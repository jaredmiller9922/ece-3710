==> flow/design.v <==
module Thunderbird (
	input wire left, right, haz, clk, reset,
	output reg [2:0] L, R,
	output reg [6:0] HEX
);
	wire [31:0] count;
	reg [2:0] state, next_state;
	localparam START = 3'b000;
	localparam L1 = 3'b001;
	localparam L2 = 3'b010;
	localparam L3 = 3'b011;
	localparam R1 = 3'b100;
	localparam R2 = 3'b101;
	localparam R3 = 3'b110;
	localparam HAZ = 3'b111;
	localparam hazi = ~7'b1110110;
	localparam r1i = ~7'b0100000;
	localparam r2i = ~7'b1010000; 
	localparam l1i = ~7'b0001000;
	localparam l2i = ~7'b0011000;
	localparam l3i = ~7'b0111000;
	counter ctr (
		.clk(clk),
		.reset(reset),
		.count(count)
	);
	always @(posedge clk or negedge reset) begin
    if (!reset)
        state <= START;   
    else if (count[26])   
        state <= next_state;   
	end
	always @(*)
		begin			
			case(state)
				START : 
					begin
						if (!haz)
							next_state <= HAZ;
						else if (!left)
							next_state <= L1;
						else if (!right) 
							next_state <= R1;
						else  
							next_state <= START;
					end
				L1 : 
					begin
						if (!haz)
							next_state <= HAZ;
						else 
							next_state <= L2;
					end
				L2 : 
					begin
						if (!haz)
							next_state <= HAZ;
						else 
							next_state <= L3;
					end
				L3 : 
					begin
						if (!haz)
							next_state <= HAZ;
						else 
							next_state <= START;					
					end
				R1 : 
					begin
						if (!haz)
							next_state <= HAZ;
						else 
							next_state <= R2;
					end
				R2 : 
					begin
						if (!haz)
							next_state <= HAZ;
						else 
							next_state <= R3;
					end
				R3 : 
					begin
						if (!haz)
							next_state <= HAZ;
						else 
							next_state <= START;
					end
				HAZ : 
					begin
						next_state <= START;
					end
				default :  
					begin
						next_state <= START;
					end
			endcase
		end
	always @(*)
		begin
			L <= 3'b000;
			R <= 3'b000;
			case(state)
				START : 
					begin
						HEX <= ~7'b0000000;
						L <= 3'b000;
						R <= 3'b000;
					end
				L1 : 
					begin
						HEX <= l1i;
						L <= 3'b001;
					end
				L2 : 
					begin
						HEX <= l2i;
						L <= 3'b011;
					end
				L3 : 
					begin
						HEX <= l3i;
						L <= 3'b111;
					end
				R1 : 
					begin
						HEX <= r1i;
						R <= 3'b001;
					end
				R2 : 
					begin
						HEX <= r2i;
						R <= 3'b011;
					end
				R3 : 
					begin
						HEX <= r2i;
						R <= 3'b111;
					end
				HAZ : 
					begin
						HEX <= hazi;
						L <= 3'b111;
						R <= 3'b111;
					end
				default:  
					begin
						HEX <= ~7'b0000000;
						L <= 3'b100;
						R <= 3'b100;
					end
			endcase
		end
endmodule
module counter #(parameter width=32)
(
	input clk,
	input reset,
	output reg [width-1 : 0] count
);
	always @(posedge clk)
		begin
			if (!reset)
				count <= 0;
			else if 
				(count[26]) count <= 0;
			else 
				count <= count + 1'b1;
		end
endmodule
Tool chain data of Thunderbird
What the tools print for Thunderbird, step after step.
Line numbers count from 1 in the design file above.
Library cell names are shortened.
Not given: n/a
- top: Thunderbird
- clock port: clk
- library: sky130hd
- library corner: tt_025C_1v80

After elaboration
Source: Yosys, flattened and elaborated, memories not mapped. Widths are those after wreduce. Registers that Yosys merges into a memory's read port (data or address) are not register bits. Print and check cells do not count. Equal cells are merged and count once.
- register bits after elaboration: 35
- elaborated cells: 29
- noted input port bits: 5
- $add $sub $neg at 1
- noted reduce/logical cells: 6
- bitwise logic cells at 1
- noted mux-type cells: 12
- equal/unequal tests at 7
- operators with widths (cell ; count):
    7-bit parallel mux with 7-bit select ; 1
    32-bit by 1-bit adder with 32-bit output (second input constant) ; 1
    3-bit parallel mux with 7-bit select ; 1
    3-bit parallel mux with 3-bit select ; 2
    3-bit 2-to-1 mux ; 6
    3-bit equality test (second input constant) ; 4
    2-bit OR reduction ; 5
    3-bit by 2-bit equality test with 1-bit output (second input constant) ; 2
    3-bit by 1-bit equality test with 1-bit output (second input constant) ; 1
    3-bit logical NOT ; 1
    2-bit 2-to-1 mux ; 1
    1-bit NOT ; 1
    1-bit 2-to-1 mux ; 1

Logic depth
Yosys ltp: most cells in a row. Word level: on the elaborated netlist, between registers, memories and ports. Mapped: between sequential cells and ports; inverters and the memories' decode and read muxes count.
- depth after elaboration: 4
- noted ABC_AREA: 0
- mapped depth: 6

Synthesis result
Yosys stat after the flow's synthesis: flattened, memories mapped to cells. It holds for the ABC_AREA given above (unset counts as 0); a run with the other value may have another netlist.
Totals and module areas in this step are rounded.
- mapped flip-flops at 35
- cell area after synthesis: 1670 sq um
- cells in the netlist: 192
- cell types (cell ; count ; total area (sq um)):
    dfxtp_1 ; 27 ; 540.518
    dfrtp_1 ; 7 ; 175.168
    nand3_1 ; 14 ; 70.067
    a21oi_1 ; 13 ; 65.062
    nor2_1 ; 17 ; 63.811
    xnor2_1 ; 7 ; 61.309
    o21ai_0 ; 11 ; 55.053
    xor2_1 ; 6 ; 52.55
    nand4_1 ; 8 ; 50.048
    or3_1 ; 8 ; 50.048
    or4_1 ; 6 ; 45.043
    nand2_1 ; 11 ; 41.29
    nand2b_1 ; 5 ; 31.28
    inv_1 ; 8 ; 30.029
    o31ai_1 ; 4 ; 30.029
    and4_1 ; 3 ; 26.275
    dfstp_2 ; 1 ; 26.275
    nor4_1 ; 4 ; 25.024
Not listed: further types 23, cells in them 32.
By module: a second synthesis without flattening, with its own total; a netlist apart from the flattened one above.
- cells (unflattened synthesis) at 207
- area total of the unflattened synthesis: 1840 sq um
Each row is one instance without its submodules.
- modules (module ; seq. area (sq um) ; area (sq um) ; cells ; times used):
    counter ; 641 ; 1370 ; 154 ; 1
    Thunderbird ; 201 ; 463 ; 53 ; 1

Path before layout
OpenSTA on the mapped netlist: ideal clock, no wires. The path of least setup slack (recovery checks aside). Input and output delay are each 20% of the period. Register names are those of the netlist, which keeps one name where synthesis merged equal registers.
- kind: reg-to-reg
- from: register ctr.count[0]
- to: register ctr.count[24]
- slack: 0.098 ns
- noted time at the first pin: 0.000 ns
- buffers on the path: 1
- arrival: 1.782 ns
- stages at 7
- clock period: 1.95 ns
- path delay at 1.853 ns
- library setup time at 0.071 ns
- synthesis period reached: 1.852 ns
"path delay" is the arrival time less input delay plus setup time.
"stages" counts driving pins, that of a launching flip-flop among them; a cell with two outputs on the path counts twice.
"synthesis period reached" = period - worst setup slack (recovery checks aside). The figure is calculated, with input and output delays left at 20% of the set period.
The rows between start and end are the longest chain of elaborated cells between them; the timing report does not say that the signal goes this way. Where chains are equally long, one stands for them.
Each line given opens the expression or statement behind the cell; cells for indexed reads and writes are added by Yosys, which also makes memories of some case tables.
A register here has more assigning lines than the two given.
- cells stage by stage: dfxtp_1 -> ha_1 -> and4_2 -> buf_2 -> nand4_1 -> or4_1 -> a21oi_1
- length of the longest elaborated chain at 1
- noted elaborated cells between the ends (all ways): 1
- noted RTL lines with such cells: 1
- those cells by class: add/sub: 1
- ends and longest elaborated chain, after synthesis (item ; line ; source):
    start: declaration ; 159 ; output reg [width-1 : 0] count
    start: assignment ; 164 ; count <= 0;
    start: assignment ; 168 ; count <= count + 1'b1;
    32-bit by 1-bit adder with 32-bit output ; 168 ;
    end: assignment ; 166 ; (count[26]) count <= 0;
    end: assignment ; 168 ;
    end: declaration ; 159 ;

Path in the finished layout
From the final timing report of run 1: the path of least setup slack in the routed layout; clock arrival at registers is part of the times.
- kind: reg-to-output
- from: register state
- to: output port HEX[1]
- clock period: 2.62 ns
- arrival: 1.99 ns
- noted time at the first pin: 0.28 ns
- buffers on the path: 1
- slack: 0.10 ns
- stages at 5
An end named without its bit number is one bit of that signal or, where synthesis recoded a state register, one of its new flip-flops.
- cells stage by stage: dfrtp_1 -> or4_4 -> nor3_2 -> nand2_1 -> clkdlybuf4s50_1
- ends and longest elaborated chain, after layout (item ; line ; source):
    start: declaration ; 7 ; reg [2:0] state, next_state;
    start: assignment ; 29 ; state <= START;
    start: assignment ; 31 ; state <= next_state;
    end: declaration ; 4 ; output reg [6:0] HEX
No chain of elaborated cells between the ends is given.

Add stored flow runs of Thunderbird

Design Thunderbird on sky130hd. What follows are 2 stored runs of the flow, each under its own settings; their order means nothing. The constraints put input and output delay at 20% of the set period each and load the outputs with 0.01 pF.
Results are given in rounded form.

Run 1

==> flow/run.sh <==
#!/bin/bash
# the make line also repeats the synthesis and layout settings of config.mk as NAME=value (left out here)
make -C /OpenROAD-flow-scripts/flow DESIGN_CONFIG=/design/flow/config.mk WORK_HOME=/design/flow/orfs CLKGATE_MAP_FILE= finish
==> flow/config.mk <==
export PLATFORM = sky130hd
export DESIGN_NAME = Thunderbird
export DESIGN_NICKNAME = Thunderbird
export VERILOG_FILES = /design/flow/design.v
export SDC_FILE = /design/flow/constraint.sdc
export NUM_CORES = 4
export LEC_CHECK = 0
export CAP_MARGIN = 20
export CORE_MARGIN = 2
export CORE_UTILIZATION = 40
export SLEW_MARGIN = 20
==> flow/constraint.sdc <==
create_clock -name core_clock -period 2.62 [get_ports {clk}]
set_input_delay 0.5240 -clock core_clock [delete_from_list [all_inputs] [get_ports {clk}]]
set_output_delay 0.5240 -clock core_clock [all_outputs]
set_load 0.01 [all_outputs]

Measured in run 1:
- noted the worst setup slack after layout: 0.101 ns
- area of the die at 4710 sq um
- standard-cell area after routing at 1990 sq um
- worst hold slack after layout at 0.461 ns
- chip area in the Yosys report: 1670 sq um
- utilization after routing: 49.7%

Run 2

==> flow/run.sh <==
#!/bin/bash
# the make line also repeats the synthesis and layout settings of config.mk as NAME=value (left out here)
make -C /OpenROAD-flow-scripts/flow DESIGN_CONFIG=/design/flow/config.mk WORK_HOME=/design/flow/orfs CLKGATE_MAP_FILE= finish
==> flow/config.mk <==
export PLATFORM = sky130hd
export DESIGN_NAME = Thunderbird
export DESIGN_NICKNAME = Thunderbird
export VERILOG_FILES = /design/flow/design.v
export SDC_FILE = /design/flow/constraint.sdc
export NUM_CORES = 4
export LEC_CHECK = 0
export ABC_AREA = 0
export CAP_MARGIN = 10
export CELL_PAD_IN_SITES_DETAIL_PLACEMENT = 0
export CELL_PAD_IN_SITES_GLOBAL_PLACEMENT = 3
export CORE_MARGIN = 2
export CORE_UTILIZATION = 41
export GPL_TIMING_DRIVEN = 0
export MAX_ROUTING_LAYER = met4
export PLACE_DENSITY_LB_ADDON = 0.26
export SLEW_MARGIN = 20
==> flow/constraint.sdc <==
create_clock -name core_clock -period 3.16 [get_ports {clk}]
set_input_delay 0.6320 -clock core_clock [delete_from_list [all_inputs] [get_ports {clk}]]
set_output_delay 0.6320 -clock core_clock [all_outputs]
set_load 0.01 [all_outputs]

Measured in run 2:
- utilization after routing: 50.2%
- noted the worst setup slack after layout: 0.293 ns
- standard-cell area after routing at 1990 sq um
- worst hold slack after layout at 0.468 ns
- area of the die at 4600 sq um
- chip area in the Yosys report: 1670 sq um
